==> flow/design.v <==
`timescale 1ns / 1ps
module E1(CLK,RST,inDoorButtons,outDoorButtons,motor,doorState, currentFloor);
input CLK,RST;
input[3:1] inDoorButtons,outDoorButtons;
output[1:0] motor;
output doorState;
output[3:1] currentFloor;
reg[1:0] motor = 2'b00;
reg doorState = 0;
reg[3:1] requests = 3'b000 , currentFloor = 3'b001;
reg [1:0] presentState = 2'b00, nextState = 2'b00;
parameter S0 = 2'b00, S1 = 2'b01, S2 = 2'b10, S3 = 2'b11;
parameter motorDown = 2'b11, motorUp = 2'b10, motorOff = 2'b00;
parameter F1 = 3'b001, F2 = 3'b010, F3 = 3'b100;
always @ (posedge CLK)
    	begin
  	if (RST) begin
    	end
      	else
      	begin
   		          	if(inDoorButtons[1] == 1 ||outDoorButtons[1] == 1) requests[1] <= 1;
   			 else
        	if(inDoorButtons[2] == 1 ||outDoorButtons[2] == 1) requests[2] <= 1;
   			 else begin end
        	if(inDoorButtons[3] == 1 ||outDoorButtons[3] == 1) requests[3] <= 1;
     	case (presentState)
        	S0:
            	if (requests[2] || requests[3]) begin
            	nextState <= S1;  
            	motor <= motorUp;
            	doorState<=0;
            	end
            	else begin
            	motor <= motorOff;
            	doorState <= 1;
            	end
        	S1: if (requests[3]) begin
            	nextState <= S3;  
            	motor <= motorUp;
            	doorState<=0;
            	end
              	else if (requests[1]) begin
                    	nextState <= S0;  
                    	motor <= motorDown;
                    	doorState<=0;
                    	end
                    	else begin
                    	motor <= motorOff;
                    	doorState <= 1;
                    	end
        	S2: if (requests[1]) begin
            	nextState <= S0;  
            	motor <= motorDown;
            	doorState<=0;
            	end
                    	else if(requests[3]) begin
                    	nextState <= S3;  
                    	motor <= motorUp;
                    	doorState<=0;
                    	end
                    	else begin
                    	motor <= motorOff;
                    	doorState<=1;
                    	end
        	S3: if (requests[2] || requests[1]) begin
            	nextState <= S2;
            	motor <= motorDown;
            	doorState<=0;
            	end
            	else begin
            	motor <= motorOff;
            	doorState<=1;
            	end
     	endcase
        	case(currentFloor)
        	F1:
        	if(requests[1]) begin
        	motor <= motorOff;
        	doorState<=1;
        	requests[1] <= 0;
        	presentState <= nextState;
        	end
        	F2:
        	if(requests[2]) begin
        	motor <= motorOff;
        	doorState<=1;
        	requests[2] <= 0;
        	presentState <= nextState;
        	end
        	F3:
        	if(requests[3]) begin
        	motor <= motorOff;
        	doorState<=1;
        	requests[3] <= 0;
        	presentState <= nextState;
        	end
        	endcase
      	case(motor)
      	motorDown: begin
      	case(currentFloor)
      	F2: currentFloor <= F1;
      	F3: currentFloor <= F2;
      	endcase
      	end
    	motorUp: begin
      	case(currentFloor)
      	F1: currentFloor <= F2;
      	F2: currentFloor <= F3;
      	endcase
      	end
    	motorOff: begin
      	end
      	endcase
      	end
   		  end
endmodule
* Reports on E1
What the tools print for E1, step after step.
Lines are those of the file above, counted from 1.
Not given: -
- Top :: E1
- Clock input :: CLK
- Cell library :: sky130hd
- Timing corner :: tt_025C_1v80

* Word level
Source: Yosys, flattened and elaborated, memories not mapped. Widths are those after wreduce. Registers that Yosys merges into a memory's read port (data or address) are not register bits. Print and check cells do not count. Equal cells are merged and count once.
- Bits in registers :: 13
- Output and inout bits :: 6
- Input port bits :: 8
- Cells after elaboration :: 84
- Multiplexer cells :: 46
- Eq/ne operators :: 17
- Reduce/logical cells :: 12
- Bitwise gates (word level) :: 1
** Operators by type and width (number)
- 2-bit 2-to-1 mux :: 18
- 1-bit 2-to-1 mux :: 19
- 3-bit parallel mux with 2-bit select :: 3
- 2-bit parallel mux with 4-bit select :: 2
- 2-bit parallel mux with 3-bit select :: 2
- 2-bit inequality test (second input constant) :: 5
- 2-bit == test (second input constant) :: 4
- 3-bit by 1-bit inequality test with 1-bit output (second input constant) :: 2
- 3-bit inequality test (second input constant) :: 2
- 6-bit AND reduction :: 1
- 1-bit logical OR :: 5
- 5-bit AND reduction :: 1
- 4-bit AND reduction :: 1
- 4-bit nonzero test :: 1
- 1-bit parallel mux with 4-bit select :: 1
- 3-bit by 1-bit == test with 1-bit output (second input constant) :: 1
- 3-bit by 2-bit == test with 1-bit output (second input constant) :: 1
- 3-bit == test (second input constant) :: 1
- 3-bit nonzero test :: 1
- 1-bit parallel mux with 3-bit select :: 1
- 2-bit by 1-bit == test with 1-bit output (second input constant) :: 1
- 2-bit logical NOT :: 1
- 2-bit nonzero test :: 1
- 1-bit NOT :: 1

* Logic depth
Longest topological path by Yosys (ltp), each cell counted once; first at word level (registers and memories cut), then after technology mapping (sequential cells cut; the memories' decode and read muxes count).
- Depth in word-level cells :: 5
- ABC_AREA :: 0
- Depth in mapped cells :: 4
- Mapped depth without buffers :: 3

* Mapped cells and area
Yosys stat after the flow's synthesis: flattened, memories mapped to cells. It holds for the ABC_AREA given above (unset counts as 0); a run with the other value may have another netlist.
- Sequential part of the area :: 390.4 um2
- Cells in the netlist :: 52
- Flip-flops :: 13
- Cell area after synthesis :: 643.1 um2
- Buffer cells :: 1
** Cells by type
- sky130_fd_sc_hd__edfxtp_1 :: number 13, area in all 390.374 um2
- sky130_fd_sc_hd__nor2_1 :: number 8, area in all 30.029 um2
- sky130_fd_sc_hd__a211o_1 :: number 3, area in all 26.275 um2
- sky130_fd_sc_hd__nor3b_2 :: number 2, area in all 25.024 um2
- sky130_fd_sc_hd__a21oi_1 :: number 4, area in all 20.019 um2
- sky130_fd_sc_hd__nor4bb_1 :: number 2, area in all 20.019 um2
- sky130_fd_sc_hd__and3_1 :: number 2, area in all 12.512 um2
- sky130_fd_sc_hd__and4bb_1 :: number 1, area in all 12.512 um2
- sky130_fd_sc_hd__inv_1 :: number 3, area in all 11.261 um2
- sky130_fd_sc_hd__mux2i_1 :: number 1, area in all 10.01 um2
- sky130_fd_sc_hd__nor3_1 :: number 2, area in all 10.01 um2
- sky130_fd_sc_hd__nor4b_1 :: number 1, area in all 8.758 um2
- sky130_fd_sc_hd__xor2_1 :: number 1, area in all 8.758 um2
- sky130_fd_sc_hd__a21o_1 :: number 1, area in all 7.507 um2
- sky130_fd_sc_hd__a22oi_1 :: number 1, area in all 7.507 um2
- sky130_fd_sc_hd__o21a_1 :: number 1, area in all 7.507 um2
- sky130_fd_sc_hd__and2_1 :: number 1, area in all 6.256 um2
- sky130_fd_sc_hd__nor2b_1 :: number 1, area in all 6.256 um2
Other cell types: 4; their cells: 4.

* Worst setup path after synthesis
OpenSTA on the mapped netlist: ideal clock, no wires. The path of least setup slack (recovery checks aside). Input and output delay are each 20% of the period. Register names are those of the netlist, which keeps one name where synthesis merged equal registers.
- Path type :: reg2reg
- Start :: reg currentFloor[3]
- End :: reg doorState
- Clock period :: 1.99 ns
- Delay of the path :: 1.475 ns
- Launch time at the first pin :: 0.000 ns
- Buffers on the path :: 0
- Setup slack :: 0.515 ns
- Driving pins on the path :: 4
- Setup time :: 0.259 ns
- Data required time :: 1.731 ns
- Data arrival time :: 1.216 ns
- Synthesis period reached :: 1.475 ns
"delay of the path" = arrival - input delay + setup time.
"driving pins on the path" counts driving pins, that of a launching flip-flop among them; a cell with two outputs on the path counts twice.
"synthesis period reached" = period - worst setup slack (recovery checks aside). The figure is calculated, with input and output delays left at 20% of the set period.
The rows between start and end are the longest chain of elaborated cells between them; the timing report does not say that the signal goes this way. Where chains are equally long, one stands for them.
A line is the first line of the expression or statement that the cell stems from. Yosys adds cells for indexed reads and writes and turns some case tables into memories.
A register here has more assigning lines than the two given.
- Path through :: sky130_fd_sc_hd__edfxtp_1 sky130_fd_sc_hd__nor3b_2 sky130_fd_sc_hd__a211o_1 sky130_fd_sc_hd__or2_1
- Length of the longest elaborated chain :: 2
- Elaborated cells on any way between the ends :: 4
- Classes of those cells :: eq/ne: 3; mux: 1
** RTL lines, path post-synthesis
- start: declaration :: RTL line 7 : output[3:1] currentFloor;
- start: assignment :: RTL line 101 : F2: currentFloor <= F1;
- start: assignment :: RTL line 102 : F3: currentFloor <= F2;
- 3-bit == test :: RTL line 75 : case(currentFloor)
- 1-bit parallel mux with 3-bit select :: RTL line 75
- end: assignment :: RTL line 72 : doorState<=1;
- end: assignment :: RTL line 79 : doorState<=1;
- end: declaration :: RTL line 6 : output doorState;

* Worst path after layout
Path of least setup slack in the final report of flow run A (OpenROAD, finished layout, wires in). Where an end is a register, its clock arrival counts in the times.
- Path type :: reg2reg
- Start :: reg currentFloor[1]
- End :: reg currentFloor[1]
- Data required time :: 1.30 ns
- Clock period :: 1.31 ns
- Setup slack :: -0.25 ns
- Data arrival time :: 1.56 ns
- Buffers on the path :: 1
- Launch time at the first pin :: 0.27 ns
- Driving pins on the path :: 5
- Setup time :: 0.27 ns
The rows between start and end are the longest chain of elaborated cells between them; the timing report does not say that the signal goes this way. Where chains are equally long, one stands for them.
A register here has more assigning lines than the two given.
Only ways into the end's enable, where the timed path ends, are counted here.
- Path through :: sky130_fd_sc_hd__edfxtp_1 sky130_fd_sc_hd__buf_6 sky130_fd_sc_hd__nor3b_4 sky130_fd_sc_hd__a211o_1 sky130_fd_sc_hd__and3_4
- Length of the longest elaborated chain :: 3
- Elaborated cells on any way between the ends :: 6
- Classes of those cells :: eq/ne: 5; reduce/logical: 1
** RTL lines, path post-layout
- start: declaration :: RTL line 7 : output[3:1] currentFloor;
- start: assignment :: RTL line 101 : F2: currentFloor <= F1;
- start: assignment :: RTL line 102 : F3: currentFloor <= F2;
- 3-bit == test :: RTL line 100 : case(currentFloor)
- 3-bit by 1-bit inequality test with 1-bit output
- 4-bit AND reduction
- end: assignment :: RTL line 101
- end: assignment :: RTL line 102
- end: declaration :: RTL line 7

==> runs of E1 <==
Measured results for E1: 2 stored runs of the Yosys and OpenROAD flow on sky130hd. The settings differ; the order carries no meaning. The constraints put input and output delay at 20% of the set period each and load the outputs with 0.01 pF.
By "reached clock period" is meant the clock period of the run minus its worst setup slack. This is arithmetic on one report: input and output delays are still those of the set period (20% each).
"time on the worst setup path": the worst setup path's part of the clock period (all of it between registers, 20% less for each end at a port) less its slack. A launch clock that arrives late makes it longer, a capture clock that arrives late makes it shorter.
"total power of the final layout" is the tool's figure for a default switching activity; nothing was simulated.

** Flow run A
- Settings :: period_ns=1.31; CORE_UTILIZATION=50; SETUP_SLACK_MARGIN=0.27; HOLD_SLACK_MARGIN=-0.01; CORE_MARGIN=5; CELL_PAD_IN_SITES_GLOBAL_PLACEMENT=2; TNS_END_PERCENT=75; ABC_AREA=0; CAP_MARGIN=30; SLEW_MARGIN=20
- Reached clock period :: 1.564 ns
- Overall die area :: 2103.6 um2
- Total power of the final layout :: 850.2 µW
- Worst-case hold slack :: 0.422 ns
- Standard-cell area after routing :: 1103.6 um2
- Smallest setup slack :: -0.254 ns
- Time on the worst setup path :: 1.56 ns
- Worst path kind :: reg2reg
- Mapped cell area after synthesis :: 643.1 um2
- Setup TNS :: -2.602 ns

** Flow run B
- Settings :: period_ns=1.24; CORE_UTILIZATION=62; SETUP_SLACK_MARGIN=0.1; PLACE_DENSITY_LB_ADDON=0.28; HOLD_SLACK_MARGIN=0.29; CORE_ASPECT_RATIO=1.57; CORE_MARGIN=5; TNS_END_PERCENT=10; GPL_ROUTABILITY_DRIVEN=1; CTS_CLUSTER_SIZE=42; SLEW_MARGIN=5; MIN_ROUTING_LAYER=met1; CAP_MARGIN=20
- Outcome :: no results, floorplanning failed with PDN-0185
